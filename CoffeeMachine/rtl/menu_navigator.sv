==> flow/design.v <==
`timescale 1ns/1ps
module menu_navigator (
    input  wire         clk,
    input  wire         rst_n,
    input  wire         btn_cancel,              
    input  wire         btn_left,                
    input  wire         btn_right,               
    input  wire         btn_select,              
    input  wire         system_ready,
    input  wire         brewing_active,
    input  wire         error_present,
    input  wire [3:0]   warning_count,
    input  wire [3:0]   error_count,
    input  wire         recipe_valid,
    input  wire         can_make_coffee,
    input  wire         temp_ready,
    input  wire         pressure_ready,
    input  wire [31:0]  hours_since_service,
    input  wire [31:0]  days_since_service,
    output reg [3:0]    current_menu_state,
    output reg [2:0]    selected_coffee_type,
    output reg [2:0]    selected_drink_type,
    output reg [1:0]    selected_size,
    output reg [1:0]    selected_maint_option,
    output reg          start_brewing_cmd,
    output reg          enter_settings_mode,
    output reg          enter_maintenance_mode,
    output reg          manual_check_requested,
    output reg          display_refresh
);
    parameter STATE_SPLASH = 4'd0;
    parameter STATE_CHECK_ERRORS = 4'd1;
    parameter STATE_COFFEE_SELECT = 4'd2;
    parameter STATE_DRINK_SELECT = 4'd3;
    parameter STATE_SIZE_SELECT = 4'd4;
    parameter STATE_CONFIRM = 4'd5;
    parameter STATE_BREWING = 4'd6;
    parameter STATE_COMPLETE = 4'd7;
    parameter STATE_SETTINGS = 4'd8;
    parameter STATE_ERROR = 4'd9;
    parameter STATE_INSUFFICIENT = 4'd10;
    parameter STATE_ABORT_CONFIRM = 4'd11;
    parameter STATE_MAINTENANCE = 4'd12;
    parameter STATE_MAINT_OPTIONS = 4'd13;
    parameter STATE_MAINT_VIEW_ERRORS = 4'd14;
    parameter STATE_MAINT_MANUAL_CHECK = 4'd15;
    parameter DRINK_BLACK_COFFEE = 3'd0;
    parameter DRINK_ESPRESSO = 3'd1;
    parameter DRINK_LATTE = 3'd2;
    parameter DRINK_MOCHA = 3'd3;
    parameter DRINK_AMERICANO = 3'd4;
    parameter NUM_DRINKS = 3'd5;
    parameter SIZE_8OZ = 2'd0;
    parameter SIZE_12OZ = 2'd1;
    parameter SIZE_16OZ = 2'd2;
    parameter NUM_SIZES = 2'd3;
    parameter COFFEE_BIN0 = 3'd0;
    parameter COFFEE_BIN1 = 3'd1;
    parameter NUM_COFFEE_BINS = 3'd2;
    parameter MAINT_VIEW_ERRORS = 2'd0;
    parameter MAINT_MANUAL_CHECK = 2'd1;
    parameter MAINT_SERVICE_TIME = 2'd2;
    parameter MAINT_EXIT = 2'd3;
    parameter NUM_MAINT_OPTIONS = 2'd4;
    parameter DEBOUNCE_TIME = 20;
    parameter DEBOUNCE_CYCLES = (DEBOUNCE_TIME * 50_000);
    parameter COMBO_HOLD_CYCLES = 32'd2_500_000;   
    parameter INSUFFICIENT_TIMEOUT = 500_000_000;
    reg btn_cancel_db;
    reg btn_left_db;
    reg btn_right_db;
    reg btn_select_db;
    reg btn_cancel_prev, btn_left_prev, btn_right_prev, btn_select_prev;
    wire btn_cancel_pressed, btn_left_pressed, btn_right_pressed, btn_select_pressed;
    reg [19:0] debounce_cnt_cancel;
    reg [19:0] debounce_cnt_left;
    reg [19:0] debounce_cnt_right;
    reg [19:0] debounce_cnt_select;
    reg [31:0] combo_timer;
    reg combo_active;
    reg [3:0] next_menu_state;
    reg state_changed;
    reg [31:0] insufficient_timer;
    reg [3:0] return_state;
    reg brewing_has_started;
    always @(posedge clk or negedge rst_n) begin
        if (!rst_n) begin
            debounce_cnt_cancel <= 0;
            btn_cancel_db <= 1'b0;
        end else begin
            if (btn_cancel == btn_cancel_db) begin
                debounce_cnt_cancel <= 0;
            end else if (debounce_cnt_cancel >= DEBOUNCE_CYCLES - 1) begin
                btn_cancel_db <= btn_cancel;
                debounce_cnt_cancel <= 0;
            end else begin
                debounce_cnt_cancel <= debounce_cnt_cancel + 1;
            end
        end
    end
    always @(posedge clk or negedge rst_n) begin
        if (!rst_n) begin
            debounce_cnt_left <= 0;
            btn_left_db <= 1'b0;
        end else begin
            if (btn_left == btn_left_db) begin
                debounce_cnt_left <= 0;
            end else if (debounce_cnt_left >= DEBOUNCE_CYCLES - 1) begin
                btn_left_db <= btn_left;
                debounce_cnt_left <= 0;
            end else begin
                debounce_cnt_left <= debounce_cnt_left + 1;
            end
        end
    end
    always @(posedge clk or negedge rst_n) begin
        if (!rst_n) begin
            debounce_cnt_right <= 0;
            btn_right_db <= 1'b0;
        end else begin
            if (btn_right == btn_right_db) begin
                debounce_cnt_right <= 0;
            end else if (debounce_cnt_right >= DEBOUNCE_CYCLES - 1) begin
                btn_right_db <= btn_right;
                debounce_cnt_right <= 0;
            end else begin
                debounce_cnt_right <= debounce_cnt_right + 1;
            end
        end
    end
    always @(posedge clk or negedge rst_n) begin
        if (!rst_n) begin
            debounce_cnt_select <= 0;
            btn_select_db <= 1'b0;
        end else begin
            if (btn_select == btn_select_db) begin
                debounce_cnt_select <= 0;
            end else if (debounce_cnt_select >= DEBOUNCE_CYCLES - 1) begin
                btn_select_db <= btn_select;
                debounce_cnt_select <= 0;
            end else begin
                debounce_cnt_select <= debounce_cnt_select + 1;
            end
        end
    end
    always @(posedge clk or negedge rst_n) begin
        if (!rst_n) begin
            btn_cancel_prev <= 1'b0;
            btn_left_prev <= 1'b0;
            btn_right_prev <= 1'b0;
            btn_select_prev <= 1'b0;
        end else begin
            btn_cancel_prev <= btn_cancel_db;
            btn_left_prev <= btn_left_db;
            btn_right_prev <= btn_right_db;
            btn_select_prev <= btn_select_db;
        end
    end
    assign btn_cancel_pressed = btn_cancel_db && !btn_cancel_prev;
    assign btn_left_pressed = btn_left_db && !btn_left_prev;
    assign btn_right_pressed = btn_right_db && !btn_right_prev;
    assign btn_select_pressed = btn_select_db && !btn_select_prev;
    always @(posedge clk or negedge rst_n) begin
        if (!rst_n) begin
            combo_timer <= 0;
            combo_active <= 1'b0;
        end else begin
            if ((btn_left_db || btn_right_db) && btn_select_db) begin
                if (combo_timer >= COMBO_HOLD_CYCLES - 1) begin
                    combo_active <= 1'b1;
                    combo_timer <= 0;
                end else begin
                    combo_timer <= combo_timer + 1;
                    combo_active <= 1'b0;
                end
            end else begin
                combo_timer <= 0;
                combo_active <= 1'b0;
            end
        end
    end
    always @(posedge clk or negedge rst_n) begin
        if (!rst_n) begin
            insufficient_timer <= 0;
        end else begin
            if (current_menu_state == STATE_INSUFFICIENT) begin
                insufficient_timer <= insufficient_timer + 1;
            end else begin
                insufficient_timer <= 0;
            end
        end
    end
    always @(posedge clk or negedge rst_n) begin
        if (!rst_n) begin
            return_state <= STATE_CONFIRM;
        end else begin
            if (current_menu_state != STATE_INSUFFICIENT && 
                next_menu_state == STATE_INSUFFICIENT) begin
                return_state <= current_menu_state;
            end
        end
    end
    always @(posedge clk or negedge rst_n) begin
        if (!rst_n) begin
            brewing_has_started <= 1'b0;
        end else begin
            if (current_menu_state != STATE_BREWING) begin
                brewing_has_started <= 1'b0;   
            end else if (brewing_active) begin
                brewing_has_started <= 1'b1;   
            end
        end
    end
    always @(*) begin
        next_menu_state = current_menu_state;
        case (current_menu_state)
            STATE_SPLASH: begin
                if (combo_active) begin
                    next_menu_state = STATE_MAINTENANCE;
                end else if (btn_select_pressed && !error_present) begin
                    next_menu_state = STATE_CHECK_ERRORS;
                end
            end
					STATE_CHECK_ERRORS: begin
						 if (combo_active) begin
							  next_menu_state = STATE_MAINTENANCE;
						 end else if (error_present && error_count > 0) begin
							  next_menu_state = STATE_CHECK_ERRORS;
						 end else if (warning_count > 0 && btn_select_pressed) begin
							  next_menu_state = STATE_COFFEE_SELECT;
						 end else if (!error_present && !warning_count && pressure_ready && can_make_coffee) begin
							  next_menu_state = STATE_COFFEE_SELECT;
						 end else if (btn_cancel_pressed) begin
							  next_menu_state = STATE_SPLASH;
						 end
					end
            STATE_COFFEE_SELECT: begin
                if (combo_active) begin
                    next_menu_state = STATE_MAINTENANCE;
                end else if (btn_select_pressed) begin
                    next_menu_state = STATE_DRINK_SELECT;
                end else if (btn_cancel_pressed) begin
                    next_menu_state = STATE_SPLASH;
                end
            end
            STATE_DRINK_SELECT: begin
                if (combo_active) begin
                    next_menu_state = STATE_MAINTENANCE;
                end else if (btn_select_pressed) begin
                    next_menu_state = STATE_SIZE_SELECT;
                end else if (btn_cancel_pressed) begin
                    next_menu_state = STATE_COFFEE_SELECT;
                end
            end
            STATE_SIZE_SELECT: begin
                if (combo_active) begin
                    next_menu_state = STATE_MAINTENANCE;
                end else if (btn_select_pressed) begin
                    next_menu_state = STATE_CONFIRM;
                end else if (btn_cancel_pressed) begin
                    next_menu_state = STATE_DRINK_SELECT;
                end
            end
            STATE_CONFIRM: begin
                if (combo_active) begin
                    next_menu_state = STATE_MAINTENANCE;
                end else if (btn_select_pressed) begin
                    if (recipe_valid) begin
                        next_menu_state = STATE_BREWING;
                    end else begin
                        next_menu_state = STATE_INSUFFICIENT;
                    end
                end else if (btn_cancel_pressed) begin
                    next_menu_state = STATE_SIZE_SELECT;
                end
            end
            STATE_INSUFFICIENT: begin
                if (insufficient_timer >= INSUFFICIENT_TIMEOUT - 1) begin
                    next_menu_state = return_state;
                end else if (btn_cancel_pressed) begin
                    next_menu_state = return_state;
                end
            end
            STATE_BREWING: begin
                if (btn_cancel_pressed) begin
                    next_menu_state = STATE_ABORT_CONFIRM;
                end else if (!brewing_active && brewing_has_started) begin
                    next_menu_state = STATE_COMPLETE;
                end
            end
            STATE_ABORT_CONFIRM: begin
                if (btn_select_pressed) begin
                    next_menu_state = STATE_SPLASH;
                end else if (btn_cancel_pressed) begin
                    next_menu_state = STATE_BREWING;
                end
            end
            STATE_COMPLETE: begin
                if (btn_select_pressed || btn_cancel_pressed || 
                    btn_left_pressed || btn_right_pressed) begin
                    next_menu_state = STATE_SPLASH;
                end
            end
            STATE_ERROR: begin
                if (combo_active) begin
                    next_menu_state = STATE_MAINTENANCE;
                end else if (!error_present && can_make_coffee) begin
                    next_menu_state = STATE_SPLASH;
                end else if (btn_cancel_pressed) begin
                    next_menu_state = STATE_SPLASH;
                end
            end
            STATE_SETTINGS: begin
                if (btn_cancel_pressed) begin
                    next_menu_state = STATE_SPLASH;
                end
            end
            STATE_MAINTENANCE: begin
                next_menu_state = STATE_MAINT_OPTIONS;
            end
            STATE_MAINT_OPTIONS: begin
                if (btn_select_pressed) begin
                    case (selected_maint_option)
                        MAINT_VIEW_ERRORS:   next_menu_state = STATE_MAINT_VIEW_ERRORS;
                        MAINT_MANUAL_CHECK:  next_menu_state = STATE_MAINT_MANUAL_CHECK;
                        MAINT_SERVICE_TIME:  next_menu_state = STATE_MAINT_VIEW_ERRORS;
                        MAINT_EXIT:          next_menu_state = STATE_SPLASH;
                    endcase
                end else if (btn_cancel_pressed) begin
                    next_menu_state = STATE_SPLASH;
                end
            end
            STATE_MAINT_VIEW_ERRORS: begin
                if (btn_cancel_pressed) begin
                    next_menu_state = STATE_MAINT_OPTIONS;
                end
            end
            STATE_MAINT_MANUAL_CHECK: begin
                if (btn_select_pressed) begin
                    next_menu_state = STATE_MAINT_OPTIONS;
                end else if (btn_cancel_pressed) begin
                    next_menu_state = STATE_MAINT_OPTIONS;
                end
            end
            default: begin
                next_menu_state = STATE_SPLASH;
            end
        endcase
    end
    always @(posedge clk or negedge rst_n) begin
        if (!rst_n) begin
            current_menu_state <= STATE_SPLASH;
            state_changed <= 1'b0;
        end else begin
            state_changed <= (current_menu_state != next_menu_state);
            current_menu_state <= next_menu_state;
        end
    end
    always @(posedge clk or negedge rst_n) begin
        if (!rst_n) begin
            selected_coffee_type <= COFFEE_BIN0;
        end else begin
            if (current_menu_state == STATE_COFFEE_SELECT) begin
                if (btn_left_pressed) begin
                    if (selected_coffee_type == 0) begin
                        selected_coffee_type <= NUM_COFFEE_BINS - 1;
                    end else begin
                        selected_coffee_type <= selected_coffee_type - 1;
                    end
                end else if (btn_right_pressed) begin
                    if (selected_coffee_type >= NUM_COFFEE_BINS - 1) begin
                        selected_coffee_type <= 0;
                    end else begin
                        selected_coffee_type <= selected_coffee_type + 1;
                    end
                end
            end
        end
    end
    always @(posedge clk or negedge rst_n) begin
        if (!rst_n) begin
            selected_drink_type <= DRINK_BLACK_COFFEE;
        end else begin
            if (current_menu_state == STATE_DRINK_SELECT) begin
                if (btn_left_pressed) begin
                    if (selected_drink_type == 0) begin
                        selected_drink_type <= NUM_DRINKS - 1;
                    end else begin
                        selected_drink_type <= selected_drink_type - 1;
                    end
                end else if (btn_right_pressed) begin
                    if (selected_drink_type >= NUM_DRINKS - 1) begin
                        selected_drink_type <= 0;
                    end else begin
                        selected_drink_type <= selected_drink_type + 1;
                    end
                end
            end
        end
    end
    always @(posedge clk or negedge rst_n) begin
        if (!rst_n) begin
            selected_size <= SIZE_12OZ;
        end else begin
            if (current_menu_state == STATE_SIZE_SELECT) begin
                if (btn_left_pressed) begin
                    if (selected_size == 0) begin
                        selected_size <= NUM_SIZES - 1;
                    end else begin
                        selected_size <= selected_size - 1;
                    end
                end else if (btn_right_pressed) begin
                    if (selected_size >= NUM_SIZES - 1) begin
                        selected_size <= 0;
                    end else begin
                        selected_size <= selected_size + 1;
                    end
                end
            end
        end
    end
    always @(posedge clk or negedge rst_n) begin
        if (!rst_n) begin
            selected_maint_option <= MAINT_VIEW_ERRORS;
        end else begin
            if (current_menu_state == STATE_MAINT_OPTIONS) begin
                if (btn_left_pressed) begin
                    if (selected_maint_option == 0) begin
                        selected_maint_option <= NUM_MAINT_OPTIONS - 1;
                    end else begin
                        selected_maint_option <= selected_maint_option - 1;
                    end
                end else if (btn_right_pressed) begin
                    if (selected_maint_option >= NUM_MAINT_OPTIONS - 1) begin
                        selected_maint_option <= 0;
                    end else begin
                        selected_maint_option <= selected_maint_option + 1;
                    end
                end
            end
        end
    end
    always @(posedge clk or negedge rst_n) begin
        if (!rst_n) begin
            start_brewing_cmd <= 1'b0;
            enter_settings_mode <= 1'b0;
            enter_maintenance_mode <= 1'b0;
            manual_check_requested <= 1'b0;
            display_refresh <= 1'b0;
        end else begin
            start_brewing_cmd <= (current_menu_state == STATE_CONFIRM && 
                                 next_menu_state == STATE_BREWING);
            enter_settings_mode <= (current_menu_state == STATE_SETTINGS);
            enter_maintenance_mode <= (current_menu_state == STATE_MAINTENANCE ||
                                       current_menu_state == STATE_MAINT_OPTIONS ||
                                       current_menu_state == STATE_MAINT_VIEW_ERRORS ||
                                       current_menu_state == STATE_MAINT_MANUAL_CHECK);
            manual_check_requested <= (current_menu_state == STATE_MAINT_MANUAL_CHECK && 
                                      btn_select_pressed);
            display_refresh <= state_changed;
        end
    end
endmodule
# From RTL to reports: menu_navigator
# What the tools print for menu_navigator, step after step.
# Lines are those of the file above, counted from 1.
# Cell names lack the library's common part.
# Not given: -
[inputs]
top_module = "menu_navigator"
clock_port = "clk"
cell_library = "sky130hd"
corner = "tt_025C_1v80"

# Word level
# Yosys after proc, flatten, opt, wreduce and memory -nomap, before mapping. Memory bits, and registers merged into a memory's read port (data or address), are not among the register bits. Print and check cells are not counted. Equal cells are merged and count once.
[classes]
addsub = 14
cmp = 12
n_eq = 27
mux = 64
logic = 4
n_reduce_logical = 46
[op_table]
columns = ["operator", "count"]
rows = [
  ["20-bit two-way mux", 8],
  ["4-bit two-way mux", 31],
  ["32-bit two-way mux", 3],
  ["20-bit by 1-bit adder with 20-bit output with constant B", 4],
  ["20-bit >= comparator with constant B", 4],
  ["32-bit by 1-bit adder with 32-bit output with constant B", 2],
  ["4-bit case mux with 16-bit select", 1],
  ["4-bit equality test with constant B", 9],
  ["2-bit by 32-bit >= comparator with 1-bit output with constant B", 1],
  ["32-bit by 22-bit >= comparator with 1-bit output with constant B", 1],
  ["32-bit by 29-bit >= comparator with 1-bit output with constant B", 1],
  ["3-bit two-way mux", 8],
  ["4-bit by 3-bit equality test with 1-bit output with constant B", 5],
  ["1-bit logical AND", 16],
  ["2-bit AND reduction", 8],
  ["2-bit two-way mux", 8],
  ["4-bit case mux with 3-bit select", 1],
  ["4-bit by 1-bit greater-than comparator with 1-bit output with constant B", 2],
  ["4-bit by 2-bit equality test with 1-bit output with constant B", 2],
  ["4-bit zero test", 2],
  ["1-bit logical OR", 7],
  ["1-bit zero test", 6],
  ["3-bit by 1-bit adder with 3-bit output with constant B", 2],
  ["3-bit by 1-bit subtractor with 3-bit output with constant B", 2],
  ["3-bit zero test", 2],
  ["1-bit equality test", 4],
  ["1-bit NOT", 4],
  ["2-bit by 1-bit adder with 2-bit output with constant B", 2],
]
# Other operator kinds: 14; their cells: 21.
[word_totals]
reg_bits = 178
inputBits = 85
output_inout_bits = 19
word_cells = 195

# Logic depth
# Longest topological path by Yosys (ltp), each cell counted once; first at word level (registers and memories cut), then after technology mapping (sequential cells cut; the memories' decode and read muxes count).
[depth]
ltp_word = 11
abc_area = 0
mapped_depth = 10
mapped_depth_nobuf = 8

# After synthesis
# Source: synth_stat.txt of the flow (Yosys; design flattened, memories mapped). It holds for the ABC_AREA given above (unset counts as 0); a run with the other value may have another netlist.
# The area totals of this step are shown rounded.
[synth_totals]
cells = 930
synth_area_um2 = 8980
sequential_area_um2 = 4460
ff_cells = 178
buffers = 33
[types]
columns = ["cell_type", "count", "type_area_um2"]
rows = [
  ["dfrtp_1", 175, 4379.2],
  ["xor2_1", 80, 700.672],
  ["nor2_1", 173, 649.373],
  ["xnor2_1", 36, 315.302],
  ["nand3_1", 53, 265.254],
  ["ha_1", 21, 262.752],
  ["nand2_1", 65, 243.984],
  ["and3_1", 25, 156.4],
  ["a21oi_1", 29, 145.139],
  ["nand4_1", 20, 125.12],
  ["nand2b_1", 17, 106.352],
  ["clkbuf_1", 26, 97.594],
  ["inv_1", 26, 97.594],
  ["nor3_1", 19, 95.091],
  ["o21ai_0", 18, 90.086],
  ["dfstp_2", 3, 78.826],
  ["nor4_1", 12, 75.072],
  ["a211oi_1", 9, 67.565],
]
# Other cell types: 53; their cells: 123.

# Timing after synthesis
# Path of least setup slack by OpenSTA after synthesis, without wires, with an ideal clock, recovery checks aside; 20% of the period is set as input and as output delay. Where synthesis merged equal registers, the netlist keeps one of their names.
[synth_path]
path_kind = "input-to-reg"
from = "input port warning_count[1]"
to = "register state_changed"
period_ns = 2.66
input_delay_ns = 0.532
setup_time_ns = 0.142
t_first_pin_ns = 0.532
arrival_time_ns = 2.125
required_time_ns = 2.518
path_slack_ns = 0.393
path_delay_ns = 1.735
stages = 7
n_path_buf = 0
synth_period_reached_ns = 2.267
# "path_delay_ns" = arrival - input delay + setup time.
# "stages" counts driving pins, that of a launching flip-flop among them; a cell with two outputs on the path counts twice.
# "synth_period_reached_ns" is the clock period less the worst setup slack; recovery checks do not enter. This is arithmetic on one report: input and output delays are still those of the set period (20% each).
# Between the ends stands the longest chain of elaborated cells between them, by number of cells; it is not shown to be the way that was timed. Of several equally long chains one is given.
# A line is the first line of the expression or statement that the cell stems from. Yosys adds cells for indexed reads and writes and turns some case tables into memories.
[synth_between]
cell_sequence = "or4_4 a21o_1 or4_1 a31oi_1 nor2_1 a2bb2oi_1 nand4b_1"
elab_chain_len = 10
cells_between = 12
cone_lines = 6
cone_classes = "compare (1); eq/ne (1); mux (5); reduce/logical (5)"
[synth_lines]
columns = ["element", "line", "text"]
rows = [
  ["start, declared", 12, "input  wire [3:0]   warning_count,"],
  ["4-bit zero test", 231, "end else if (!error_present && !warning_count && pressure_ready && can_make_coffee) begin"],
  ["1-bit logical AND x3", 231, ""],
  ["4-bit two-way mux", 231, ""],
  ["4-bit two-way mux", 229, "end else if (warning_count > 0 && btn_select_pressed) begin"],
  ["4-bit two-way mux", 227, "end else if (error_present && error_count > 0) begin"],
  ["4-bit two-way mux", 225, "if (combo_active) begin"],
  ["4-bit case mux with 16-bit select", 216, "case (current_menu_state)"],
  ["4-bit inequality test", 355, "state_changed <= (current_menu_state != next_menu_state);"],
  ["end, assigned", 353, "state_changed <= 1'b0;"],
  ["end, assigned", 355, ""],
  ["end, declared", 82, "reg state_changed;"],
]

# Path in the finished layout
# From the final timing report of run 1: the path of least setup slack in the routed layout; clock arrival at registers is part of the times.
[layout_path]
path_kind = "input-to-reg"
from = "input port can_make_coffee"
to = "register return_state[0]"
period_ns = 2.68
input_delay_ns = 0.54
setup_time_ns = 0.06
t_first_pin_ns = 0.54
arrival_time_ns = 2.59
required_time_ns = 3.05
path_slack_ns = 0.46
stages = 9
n_path_buf = 2
# Between the ends stands the longest chain of elaborated cells between them, by number of cells; it is not shown to be the way that was timed. Of several equally long chains one is given.
[layout_between]
cell_sequence = "clkdlybuf4s50_1 nor2b_2 a21o_1 or4_4 a31oi_4 a211oi_4 nand4_1 buf_4 nand2b_4"
elab_chain_len = 8
cells_between = 11
cone_lines = 9
cone_classes = "eq/ne (1); mux (7); reduce/logical (3)"
[layout_lines]
columns = ["element", "line", "text"]
rows = [
  ["start, declared", 15, "input  wire         can_make_coffee,"],
  ["1-bit logical AND", 231, "end else if (!error_present && !warning_count && pressure_ready && can_make_coffee) begin"],
  ["4-bit two-way mux", 231, ""],
  ["4-bit two-way mux", 229, "end else if (warning_count > 0 && btn_select_pressed) begin"],
  ["4-bit two-way mux", 227, "end else if (error_present && error_count > 0) begin"],
  ["4-bit two-way mux", 225, "if (combo_active) begin"],
  ["4-bit case mux with 16-bit select", 216, "case (current_menu_state)"],
  ["4-bit equality test", 198, "next_menu_state == STATE_INSUFFICIENT) begin"],
  ["1-bit logical AND", 197, "if (current_menu_state != STATE_INSUFFICIENT &&"],
  ["end, assigned", 195, "return_state <= STATE_CONFIRM;"],
  ["end, assigned", 199, "return_state <= current_menu_state;"],
  ["end, declared", 84, "reg [3:0] return_state;"],
]

# Below are 2 stored runs of the flow (Yosys, OpenROAD; platform sky130hd) on menu_navigator, each with its settings and what was measured, unordered. Constraints: input delay and output delay 20% of the set period each, output load 0.01 pF.
# By "period_reached_ns" is meant the clock period of the run minus its worst setup slack. This is arithmetic on one report: input and output delays are still those of the set period (20% each).
# "worst_path_ns" is the time allowed to the run's worst setup path (the clock period less input and output delay, where it has them) less its slack. Clock arrival times count: a late capture clock shortens it, a late launch clock lengthens it.
# "fin_power_w" rests on the timing tool's default activity at the inputs, not on a simulated workload.
# Measured values are rounded.

[[run]]
name = "run 1"
[run.settings]
period_ns = 2.68
CORE_UTILIZATION = 32
SETUP_SLACK_MARGIN = 0.78
PLACE_DENSITY_LB_ADDON = 0.01
CELL_PAD_IN_SITES_GLOBAL_PLACEMENT = 3
CELL_PAD_IN_SITES_DETAIL_PLACEMENT = 2
TNS_END_PERCENT = 45
CTS_CLUSTER_SIZE = 23
CTS_CLUSTER_DIAMETER = 85
MAX_ROUTING_LAYER = "met4"
CAP_MARGIN = 20
CORE_MARGIN = 2
SLEW_MARGIN = 20
[run.results]
fin_ws_ns = 0.463
worst_path_ns = 1.68
worstPathKind = "input-to-reg"
synthesis_area_um2 = 8980
fin_tns_ns = 0.000
stdcell_area_um2 = 12700
design_die_area_um2 = 29400
fin_power_w = 0.00846
period_reached_ns = 2.217
utilization_pct = 45.7

[[run]]
name = "run 2"
[run.settings]
period_ns = 3.95
CORE_UTILIZATION = 20
SETUP_SLACK_MARGIN = -0.32
PLACE_DENSITY_LB_ADDON = 0.03
CELL_PAD_IN_SITES_DETAIL_PLACEMENT = 1
TNS_END_PERCENT = 5
ABC_AREA = 0
SLEW_MARGIN = 20
MIN_ROUTING_LAYER = "met2"
CAP_MARGIN = 20
CORE_MARGIN = 2
[run.results]
fin_ws_ns = 1.10
worst_path_ns = 2.85
worstPathKind = "reg-to-reg"
synthesis_area_um2 = 8980
fin_tns_ns = 0.000
stdcell_area_um2 = 10700
design_die_area_um2 = 46600
fin_power_w = 0.00512
period_reached_ns = 2.846
utilization_pct = 24.1
