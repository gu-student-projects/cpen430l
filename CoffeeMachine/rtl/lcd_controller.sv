==> flow/design.v <==
`timescale 1ns/1ps
module lcd_controller (
    input  wire         clk,             
    input  wire         rst_n,           
    input  wire [127:0] line1_data,      
    input  wire [127:0] line2_data,      
    input  wire         update_display,  
    output wire         LCD_ON,
    output wire         LCD_BLON,
    output wire         LCD_EN,
    output wire         LCD_RS,
    output wire         LCD_RW,
    output wire [7:0]   LCD_DATA,
    output wire         ready,           
    output wire         busy             
);
    localparam [7:0] CMD_FUNCTION_SET_1  = 8'h30;   
    localparam [7:0] CMD_FUNCTION_SET    = 8'h38;   
    localparam [7:0] CMD_DISPLAY_OFF     = 8'h08;   
    localparam [7:0] CMD_CLEAR           = 8'h01;   
    localparam [7:0] CMD_ENTRY_MODE      = 8'h06;   
    localparam [7:0] CMD_DISPLAY_ON      = 8'h0C;   
    localparam [7:0] CMD_SET_DDRAM_LINE1 = 8'h80;   
    localparam [7:0] CMD_SET_DDRAM_LINE2 = 8'hC0;   
	localparam integer DLY_4_1MS  = 250_000;      
	localparam integer DLY_100US  = 10_000;       
	localparam integer DLY_CMD    = 10_000;       
	localparam integer DLY_CLEAR  = 150_000;      
    typedef enum logic [5:0] {
        S_PWRUP,         
        S_INIT1,         
        S_WAIT1,         
        S_INIT2,         
        S_WAIT2,         
        S_INIT3,         
        S_WAIT3,         
        S_FUNCSET,       
        S_WAITF,         
        S_DISPOFF,       
        S_WAITD,         
        S_CLEAR,         
        S_WAITC,         
        S_ENTRY,         
        S_WAITE,         
        S_DISPON,        
        S_WAITON,        
        S_IDLE,          
        S_SET_L1,        
        S_WAIT_L1,       
        S_WRITE_L1,      
        S_WAIT_WL1,      
        S_SET_L2,        
        S_WAIT_L2,       
        S_WRITE_L2,      
        S_WAIT_WL2       
    } state_t;
    state_t state;
    reg [31:0] delay_counter;
    reg [4:0]  char_index;           
    reg [127:0] line1_buffer;
    reg [127:0] line2_buffer;
    reg        update_pending;
    reg        send;
    reg [7:0]  cmd_byte;
    reg        is_data;
    wire       driver_busy;
    wire       driver_ready;
    lcd_driver lcd_driver_inst (
        .clk(clk),
        .rst_n(rst_n),
        .send(send),
        .cmd_byte(cmd_byte),
        .is_data(is_data),
        .busy(driver_busy),
        .ready(driver_ready),
        .LCD_ON(LCD_ON),
        .LCD_BLON(LCD_BLON),
        .LCD_EN(LCD_EN),
        .LCD_RS(LCD_RS),
        .LCD_RW(LCD_RW),
        .LCD_DATA(LCD_DATA)
    );
    assign ready = (state == S_IDLE) && !driver_busy;
    assign busy = (state != S_IDLE) || driver_busy;
    wire [7:0] current_char_l1 = line1_buffer[127 - (char_index * 8) -: 8];
    wire [7:0] current_char_l2 = line2_buffer[127 - (char_index * 8) -: 8];
    always @(posedge clk or negedge rst_n) begin
        if (!rst_n) begin
            line1_buffer <= 128'd0;
            line2_buffer <= 128'd0;
            update_pending <= 1'b0;
        end else begin
            if (update_display && (state == S_IDLE) && !driver_busy) begin
                line1_buffer <= line1_data;
                line2_buffer <= line2_data;
                update_pending <= 1'b1;
            end else if (state == S_IDLE && update_pending && !driver_busy) begin
                update_pending <= 1'b0;   
            end
        end
    end
    always @(posedge clk or negedge rst_n) begin
        if (!rst_n) begin
            state <= S_PWRUP;
            send <= 1'b0;
            cmd_byte <= 8'h00;
            is_data <= 1'b0;
            delay_counter <= 32'd0;
            char_index <= 5'd0;
        end else begin
            send <= 1'b0;
            case (state)
                S_PWRUP: begin
                    if (driver_ready) begin
                        state <= S_INIT1;
                    end
                end
                S_INIT1: begin
                    if (!driver_busy) begin
                        cmd_byte <= CMD_FUNCTION_SET_1;
                        is_data <= 1'b0;
                        send <= 1'b1;
                        delay_counter <= 32'd0;
                        state <= S_WAIT1;
                    end
                end
                S_WAIT1: begin
                    if (!driver_busy && delay_counter >= DLY_4_1MS) begin
                        state <= S_INIT2;
                    end else begin
                        delay_counter <= delay_counter + 1;
                    end
                end
                S_INIT2: begin
                    if (!driver_busy) begin
                        cmd_byte <= CMD_FUNCTION_SET_1;
                        is_data <= 1'b0;
                        send <= 1'b1;
                        delay_counter <= 32'd0;
                        state <= S_WAIT2;
                    end
                end
                S_WAIT2: begin
                    if (!driver_busy && delay_counter >= DLY_100US) begin
                        state <= S_INIT3;
                    end else begin
                        delay_counter <= delay_counter + 1;
                    end
                end
                S_INIT3: begin
                    if (!driver_busy) begin
                        cmd_byte <= CMD_FUNCTION_SET_1;
                        is_data <= 1'b0;
                        send <= 1'b1;
                        delay_counter <= 32'd0;
                        state <= S_WAIT3;
                    end
                end
                S_WAIT3: begin
                    if (!driver_busy && delay_counter >= DLY_100US) begin
                        state <= S_FUNCSET;
                    end else begin
                        delay_counter <= delay_counter + 1;
                    end
                end
                S_FUNCSET: begin
                    if (!driver_busy) begin
                        cmd_byte <= CMD_FUNCTION_SET;
                        is_data <= 1'b0;
                        send <= 1'b1;
                        delay_counter <= 32'd0;
                        state <= S_WAITF;
                    end
                end
                S_WAITF: begin
                    if (!driver_busy && delay_counter >= DLY_CMD) begin
                        state <= S_DISPOFF;
                    end else begin
                        delay_counter <= delay_counter + 1;
                    end
                end
                S_DISPOFF: begin
                    if (!driver_busy) begin
                        cmd_byte <= CMD_DISPLAY_OFF;
                        is_data <= 1'b0;
                        send <= 1'b1;
                        delay_counter <= 32'd0;
                        state <= S_WAITD;
                    end
                end
                S_WAITD: begin
                    if (!driver_busy && delay_counter >= DLY_CMD) begin
                        state <= S_CLEAR;
                    end else begin
                        delay_counter <= delay_counter + 1;
                    end
                end
                S_CLEAR: begin
                    if (!driver_busy) begin
                        cmd_byte <= CMD_CLEAR;
                        is_data <= 1'b0;
                        send <= 1'b1;
                        delay_counter <= 32'd0;
                        state <= S_WAITC;
                    end
                end
                S_WAITC: begin
                    if (!driver_busy && delay_counter >= DLY_CLEAR) begin
                        state <= S_ENTRY;
                    end else begin
                        delay_counter <= delay_counter + 1;
                    end
                end
                S_ENTRY: begin
                    if (!driver_busy) begin
                        cmd_byte <= CMD_ENTRY_MODE;
                        is_data <= 1'b0;
                        send <= 1'b1;
                        delay_counter <= 32'd0;
                        state <= S_WAITE;
                    end
                end
                S_WAITE: begin
                    if (!driver_busy && delay_counter >= DLY_CMD) begin
                        state <= S_DISPON;
                    end else begin
                        delay_counter <= delay_counter + 1;
                    end
                end
                S_DISPON: begin
                    if (!driver_busy) begin
                        cmd_byte <= CMD_DISPLAY_ON;
                        is_data <= 1'b0;
                        send <= 1'b1;
                        delay_counter <= 32'd0;
                        state <= S_WAITON;
                    end
                end
                S_WAITON: begin
                    if (!driver_busy && delay_counter >= DLY_CMD) begin
                        state <= S_IDLE;
                    end else begin
                        delay_counter <= delay_counter + 1;
                    end
                end
                S_IDLE: begin
                    if (update_pending && !driver_busy) begin
                        char_index <= 5'd0;
                        state <= S_SET_L1;
                    end
                end
                S_SET_L1: begin
                    if (!driver_busy) begin
                        cmd_byte <= CMD_SET_DDRAM_LINE1;
                        is_data <= 1'b0;
                        send <= 1'b1;
                        delay_counter <= 32'd0;
                        state <= S_WAIT_L1;
                    end
                end
                S_WAIT_L1: begin
                    if (!driver_busy && delay_counter >= DLY_CMD) begin
                        char_index <= 5'd0;
                        state <= S_WRITE_L1;
                    end else begin
                        delay_counter <= delay_counter + 1;
                    end
                end
                S_WRITE_L1: begin
                    if (!driver_busy) begin
                        cmd_byte <= current_char_l1;
                        is_data <= 1'b1;
                        send <= 1'b1;
                        delay_counter <= 32'd0;
                        state <= S_WAIT_WL1;
                    end
                end
                S_WAIT_WL1: begin
                    if (!driver_busy && delay_counter >= DLY_CMD) begin
                        if (char_index < 5'd15) begin
                            char_index <= char_index + 1;
                            state <= S_WRITE_L1;
                        end else begin
                            char_index <= 5'd0;
                            state <= S_SET_L2;
                        end
                    end else begin
                        delay_counter <= delay_counter + 1;
                    end
                end
                S_SET_L2: begin
                    if (!driver_busy) begin
                        cmd_byte <= CMD_SET_DDRAM_LINE2;
                        is_data <= 1'b0;
                        send <= 1'b1;
                        delay_counter <= 32'd0;
                        state <= S_WAIT_L2;
                    end
                end
                S_WAIT_L2: begin
                    if (!driver_busy && delay_counter >= DLY_CMD) begin
                        char_index <= 5'd0;
                        state <= S_WRITE_L2;
                    end else begin
                        delay_counter <= delay_counter + 1;
                    end
                end
                S_WRITE_L2: begin
                    if (!driver_busy) begin
                        cmd_byte <= current_char_l2;
                        is_data <= 1'b1;
                        send <= 1'b1;
                        delay_counter <= 32'd0;
                        state <= S_WAIT_WL2;
                    end
                end
                S_WAIT_WL2: begin
                    if (!driver_busy && delay_counter >= DLY_CMD) begin
                        if (char_index < 5'd15) begin
                            char_index <= char_index + 1;
                            state <= S_WRITE_L2;
                        end else begin
                            state <= S_IDLE;
                        end
                    end else begin
                        delay_counter <= delay_counter + 1;
                    end
                end
                default: begin
                    state <= S_PWRUP;
                end
            endcase
        end
    end
endmodule
`timescale 1ns/1ps
module lcd_driver (
    input  wire         clk,             
    input  wire         rst_n,           
    input  wire         send,            
    input  wire [7:0]   cmd_byte,        
    input  wire         is_data,         
    output wire         busy,            
    output wire         ready,           
    output wire         LCD_ON,          
    output wire         LCD_BLON,        
    output reg          LCD_EN,          
    output reg          LCD_RS,          
    output reg          LCD_RW,          
    output reg  [7:0]   LCD_DATA         
);
    assign LCD_ON = 1'b1;
    assign LCD_BLON = 1'b1;
	localparam integer T_INIT      = 1_000_000;   
	localparam integer T_4_1MS     = 205_000;     
	localparam integer T_100US     = 5_000;       
	localparam integer T_SETUP     = 4;           
	localparam integer T_E_HIGH    = 2_500;       
	localparam integer T_E_LOW     = 2_500;       
	localparam integer T_CMD       = 5_000;       
	localparam integer T_CLEAR     = 150_000;     
    typedef enum logic [2:0] {
        INIT_WAIT,       
        IDLE,            
        LOAD,            
        SETUP,           
        E_HIGH,          
        E_LOW,           
        WAIT_DONE        
    } state_t;
    state_t state;
    reg [19:0] timer;                
    reg [7:0]  cmd_latched;          
    reg        is_data_latched;      
    reg        system_ready;         
    reg        cmd_busy;             
    assign ready = system_ready;
    assign busy = cmd_busy;
    wire timer_done = (timer == 0);
    wire is_clear_or_home = !is_data_latched && 
                           ((cmd_latched == 8'h01) || (cmd_latched == 8'h02));
    always @(posedge clk or negedge rst_n) begin
        if (!rst_n) begin
            state <= INIT_WAIT;
            timer <= T_INIT;
            LCD_EN <= 1'b0;
            LCD_RS <= 1'b0;
            LCD_RW <= 1'b0;
            LCD_DATA <= 8'h00;
            cmd_latched <= 8'h00;
            is_data_latched <= 1'b0;
            system_ready <= 1'b0;
            cmd_busy <= 1'b1;
        end else begin
            LCD_RW <= 1'b0;
            system_ready <= (state == IDLE);
            case (state)
                INIT_WAIT: begin
                    cmd_busy <= 1'b1;
                    LCD_EN <= 1'b0;
                    if (timer != 0) begin
                        timer <= timer - 1;
                    end else begin
                        state <= IDLE;
                        cmd_busy <= 1'b0;
                    end
                end
                IDLE: begin
                    cmd_busy <= 1'b0;
                    LCD_EN <= 1'b0;
                    if (send) begin
                        cmd_latched <= cmd_byte;
                        is_data_latched <= is_data;
                        state <= LOAD;
                    end
                end
                LOAD: begin
                    cmd_busy <= 1'b1;
                    LCD_RS <= is_data_latched;
                    LCD_DATA <= cmd_latched;
                    timer <= T_SETUP;
                    state <= SETUP;
                end
                SETUP: begin
                    if (timer != 0) begin
                        timer <= timer - 1;
                    end else begin
                        timer <= T_E_HIGH;
                        state <= E_HIGH;
                    end
                end
                E_HIGH: begin
                    LCD_EN <= 1'b1;
                    if (timer != 0) begin
                        timer <= timer - 1;
                    end else begin
                        timer <= T_E_LOW;
                        state <= E_LOW;
                    end
                end
                E_LOW: begin
                    LCD_EN <= 1'b0;
                    if (timer != 0) begin
                        timer <= timer - 1;
                    end else begin
                        timer <= is_clear_or_home ? T_CLEAR : T_CMD;
                        state <= WAIT_DONE;
                    end
                end
                WAIT_DONE: begin
                    if (timer != 0) begin
                        timer <= timer - 1;
                    end else begin
                        state <= IDLE;
                        cmd_busy <= 1'b0;
                    end
                end
                default: begin
                    state <= INIT_WAIT;
                end
            endcase
        end
    end
endmodule
======== Reports on lcd_controller ========
The steps from the RTL of lcd_controller to its reports follow in flow order.
Lines are those of the file above, counted from 1.
Operators carry their Yosys type and port widths (W data, S select, Z words).
A cell with -- has no value.
design
  top module .............................. lcd_controller
  clock ................................... clk
  standard-cell library ................... sky130hd
  timing corner ........................... tt_025C_1v80

======== Elaborated design ========
Yosys after proc, flatten, opt, wreduce and memory -nomap, before mapping. Memory bits, and registers merged into a memory's read port (data or address), are not among the register bits. Print and check cells are not counted.
storage and ports
  register bits after elaboration ......... 354
  elaborated cells ........................ 222
  output and inout bits ................... 15
  input port bits ......................... 259
cells by class
  eq/ne operators ......................... 76
  shift-type cells ........................ 2
  $add $sub $neg .......................... 6
  mux-type cells .......................... 74
  order comparisons ....................... 4
  reductions and logical operators ........ 42
operators by type and width
  kind                     count
  $shiftx A128 B11 Y8      2
  $pmux W6 S26             1
  $mux W6                  26
  $pmux W32 S4             1
  $mux W32                 4
  $pmux W8 S10             1
  $pmux W20 S4             1
  $mux W8                  10
  $ne A2 B2 Y1 const B     39
  $ge A32 B18 Y1 const B   2
  $eq A6 B5 Y1 const B     10
  $mux W20                 3
  $eq A6 B4 Y1 const B     8
  $add A32 B1 Y32 const B  1
  $ge A32 B14 Y1 const B   1
  $mux W5                  6
  $reduce_and A26 Y1       1
  $reduce_bool A24 Y1      1
  $eq A6 B3 Y1 const B     4
  $reduce_or A10 Y1        2
  $sub A20 B1 Y20 const B  1
  $reduce_bool A20 Y1      1
  $pmux W5 S4              1
  $pmux W3 S6              1
  $mux W18                 1
  $mux W3                  5
  $reduce_bool A12 Y1      1
  $reduce_or A12 Y1        1
Other operator kinds: 35; their cells: 68.

======== Logic depth ========
Depth = most cells in a row (Yosys ltp): at word level without a register or memory, in the mapped netlist without a sequential cell, where the memories' decode and read muxes count.
logic depth
  word-level depth ........................ 6
  ABC_AREA ................................ 0
  gate-level depth with buffers ........... 12
  mapped depth without buffers ............ 8

======== Mapped cells and area ========
Source: synth_stat.txt of the flow (Yosys; design flattened, memories mapped). It holds for the ABC_AREA given above (unset counts as 0); a run with the other value may have another netlist.
cell types
  cell type                  count  total area (um^2)
  sky130_fd_sc_hd__dfrtp_1   368    9.21E+03
  sky130_fd_sc_hd__mux2_2    285    3.21E+03
  sky130_fd_sc_hd__mux4_2    61     1.37E+03
  sky130_fd_sc_hd__nand2_1   89     334.07
  sky130_fd_sc_hd__o21ai_0   58     290.278
  sky130_fd_sc_hd__dfstp_2   10     262.752
  sky130_fd_sc_hd__clkbuf_1  62     232.723
  sky130_fd_sc_hd__nor2_1    51     191.434
  sky130_fd_sc_hd__o31ai_1   22     165.158
  sky130_fd_sc_hd__a22o_1    18     157.651
  sky130_fd_sc_hd__a21oi_1   31     155.149
  sky130_fd_sc_hd__nor3_1    31     155.149
  sky130_fd_sc_hd__nand3_1   28     140.134
  sky130_fd_sc_hd__nor4_1    21     131.376
  sky130_fd_sc_hd__a221o_1   12     120.115
  sky130_fd_sc_hd__and3_1    18     112.608
  sky130_fd_sc_hd__inv_1     27     101.347
  sky130_fd_sc_hd__a31oi_1   14     87.584
Not listed: further types 59, cells in them 203.
mapped netlist
  flip-flops .............................. 378
  cell count .............................. 1,409
  sequential area ......................... 9,471.6 um^2
  synthesis area .......................... 18,018.5 um^2
  buffer cells ............................ 87
The figures by module come from a second, unflattened synthesis with its own total; it is not the netlist above.
unflattened totals
  cell total of the unflattened synthesis .. 1,368
  area (unflattened synthesis) ............ 17,936.0 um^2
Rows give one instance, submodules left out.
modules
  module          cells  sequential area (um^2)  instances  area (um^2)
  lcd_controller  1,139  8,259.2                 1          15,484.9
  lcd_driver      229    1,212.4                 1          2,451.1

======== Timing after synthesis ========
Source: OpenSTA report_checks on the synthesized netlist (no wires, ideal clock, input and output delay 20% of the period each), path of least setup slack; recovery checks are left aside. Register names are those of the netlist, which keeps one name where synthesis merged equal registers.
path post-synthesis
  kind .................................... reg-to-reg
  from .................................... reg char_index[0]
  to ...................................... reg cmd_byte[1]
  required time ........................... 5.282 ns
  setup slack ............................. 2.076 ns
  path buffers ............................ 3
  setup time .............................. 0.068 ns
  launch time at the first pin ............ 0.000 ns
  data arrival time ....................... 3.206 ns
  path delay .............................. 3.274 ns
  clock period ............................ 5.35 ns
  stages .................................. 11
  synthesis period reached ................ 3.274 ns
"path delay" = arrival - input delay + setup time.
"stages" counts driving pins, that of a launching flip-flop among them; a cell with two outputs on the path counts twice.
"synthesis period reached" is the clock period less the worst setup slack; recovery checks do not enter. This is arithmetic on one report: input and output delays are still those of the set period (20% each).
Between the ends stands the longest chain of elaborated cells between them, by number of cells; it is not shown to be the way that was timed. Of several equally long chains one is given.
A line is the first line of the expression or statement that the cell stems from. Yosys adds cells for indexed reads and writes and turns some case tables into memories.
A register here has more assigning lines than the two given.
on the way, post-synthesis
  cells stage by stage .................... sky130_fd_sc_hd__dfrtp_1 -> sky130_fd_sc_hd__clkbuf_1 -> sky130_fd_sc_hd__buf_2 -> sky130_fd_sc_hd__clkinv_1 -> sky130_fd_sc_hd__ha_1 -> sky130_fd_sc_hd__clkbuf_1 -> sky130_fd_sc_hd__or4b_2 -> sky130_fd_sc_hd__nor4_1 -> sky130_fd_sc_hd__a221o_1 -> sky130_fd_sc_hd__o221ai_1 -> sky130_fd_sc_hd__nand2_1
  length of the longest elaborated chain .. 6
  elaborated cells on any way between the ends .. 8
  classes of those cells .................. add/sub: 3; shift: 2; mux: 3
ends and longest elaborated chain, post-synthesis
  item                 RTL line  source
  start: declaration   59        reg [4:0]  char_index;
  start: assignment    281       char_index <= char_index + 1;
  start: assignment    320       char_index <= char_index + 1;
  $sub A7 B8 Y9        86        wire [7:0] current_char_l2 = line2_buffer[127 - (char_index * 8) -: 8];
  $add A9 B2 Y10       86
  $sub A10 B5 Y11      86
  $shiftx A128 B11 Y8  86
  $mux W8              309       if (!driver_busy) begin
  $pmux W8 S10         112       case (state)
  end: assignment      271       cmd_byte <= current_char_l1;
  end: assignment      310       cmd_byte <= current_char_l2;
  end: declaration     64        reg [7:0]  cmd_byte;

======== Timing after layout ========
From the final timing report of run A: the path of least setup slack in the routed layout; clock arrival at registers is part of the times.
path post-layout
  kind .................................... reg-to-reg
  from .................................... reg state
  to ...................................... reg delay_counter[11]
  setup time .............................. 0.06 ns
  setup slack ............................. -0.36 ns
  stages .................................. 11
  launch time at the first pin ............ 0.57 ns
  data arrival time ....................... 3.42 ns
  clock period ............................ 2.55 ns
  path buffers ............................ 4
  required time ........................... 3.06 ns
An end named without its bit number is one bit of that signal or, where synthesis recoded a state register, one of its new flip-flops.
A register here has more assigning lines than the two given.
on the way, post-layout
  cells stage by stage .................... sky130_fd_sc_hd__dfrtp_1 -> sky130_fd_sc_hd__or4_1 -> sky130_fd_sc_hd__or4_4 -> sky130_fd_sc_hd__buf_4 -> sky130_fd_sc_hd__or4_4 -> sky130_fd_sc_hd__buf_4 -> sky130_fd_sc_hd__o221a_4 -> sky130_fd_sc_hd__nand2_8 -> sky130_fd_sc_hd__buf_12 -> sky130_fd_sc_hd__bufbuf_16 -> sky130_fd_sc_hd__a22o_1
ends and longest elaborated chain, post-layout
  item                RTL line  source
  start: declaration  57        state_t state;
  start: assignment   104       state <= S_PWRUP;
  start: assignment   115       state <= S_INIT1;
  end: assignment     131       delay_counter <= delay_counter + 1;
  end: assignment     147       delay_counter <= delay_counter + 1;
  end: declaration    58        reg [31:0] delay_counter;
Chain of elaborated cells between the ends: none given.

Memo
Re: implementation data of lcd_controller

Below are 2 stored runs of the flow (Yosys, OpenROAD; platform sky130hd) on lcd_controller, each with its settings and what was measured, unordered. Constraints: input delay and output delay 20% of the set period each, output load 0.01 pF.
"achieved clock period" means the clock period less the worst setup slack. The figure is calculated, with input and output delays left at 20% of the set period.
"worst setup path time": the worst setup path's part of the clock period (all of it between registers, 20% less for each end at a port) less its slack. A launch clock that arrives late makes it longer, a capture clock that arrives late makes it shorter.
"power" is the tool's figure for a default switching activity; nothing was simulated.

======== run A ========
==> flow/run.sh <==
#!/bin/bash
# the make line also repeats the synthesis and layout settings of config.mk as NAME=value (left out here)
make -C /OpenROAD-flow-scripts/flow DESIGN_CONFIG=/design/flow/config.mk WORK_HOME=/design/flow/orfs CLKGATE_MAP_FILE= finish
==> flow/config.mk <==
export PLATFORM = sky130hd
export DESIGN_NAME = lcd_controller
export DESIGN_NICKNAME = lcd_controller
export VERILOG_FILES = /design/flow/design.v
export SDC_FILE = /design/flow/constraint.sdc
export NUM_CORES = 4
export LEC_CHECK = 0
export CAP_MARGIN = 20
export CORE_MARGIN = 2
export CORE_UTILIZATION = 40
export SLEW_MARGIN = 20
==> flow/constraint.sdc <==
create_clock -name core_clock -period 2.55 [get_ports {clk}]
set_input_delay 0.5100 -clock core_clock [delete_from_list [all_inputs] [get_ports {clk}]]
set_output_delay 0.5100 -clock core_clock [all_outputs]
set_load 0.01 [all_outputs]

-------- measured, run A --------
  utilization after layout ................ 53.7 %
  standard-cell area of the final layout .. 23,777.8 um^2
  worst setup path time ................... 2.91 ns
  critical path kind ...................... reg-to-reg
  power ................................... 0.012516 W
  overall die area ........................ 46,759.7 um^2
  setup slack of the worst path ........... -0.358 ns
  mapped cell area after synthesis ........ 18,018.5 um^2
  achieved clock period ................... 2.908 ns
  worst hold slack in the final report .... 0.397 ns
  post-route setup TNS .................... -8.436 ns

======== run B ========
==> flow/run.sh <==
#!/bin/bash
# the make line also repeats the synthesis and layout settings of config.mk as NAME=value (left out here)
make -C /OpenROAD-flow-scripts/flow DESIGN_CONFIG=/design/flow/config.mk WORK_HOME=/design/flow/orfs CLKGATE_MAP_FILE= finish
==> flow/config.mk <==
export PLATFORM = sky130hd
export DESIGN_NAME = lcd_controller
export DESIGN_NICKNAME = lcd_controller
export VERILOG_FILES = /design/flow/design.v
export SDC_FILE = /design/flow/constraint.sdc
export NUM_CORES = 4
export LEC_CHECK = 0
export CAP_MARGIN = 30
export CELL_PAD_IN_SITES_DETAIL_PLACEMENT = 2
export CORE_MARGIN = 9
export CORE_UTILIZATION = 52
export MIN_ROUTING_LAYER = met1
export PLACE_DENSITY_LB_ADDON = 0.26
export SLEW_MARGIN = 20
export TNS_END_PERCENT = 80
==> flow/constraint.sdc <==
create_clock -name core_clock -period 3.61 [get_ports {clk}]
set_input_delay 0.7220 -clock core_clock [delete_from_list [all_inputs] [get_ports {clk}]]
set_output_delay 0.7220 -clock core_clock [all_outputs]
set_load 0.01 [all_outputs]

-------- run B --------
  incomplete, placement halted on DPL-0033
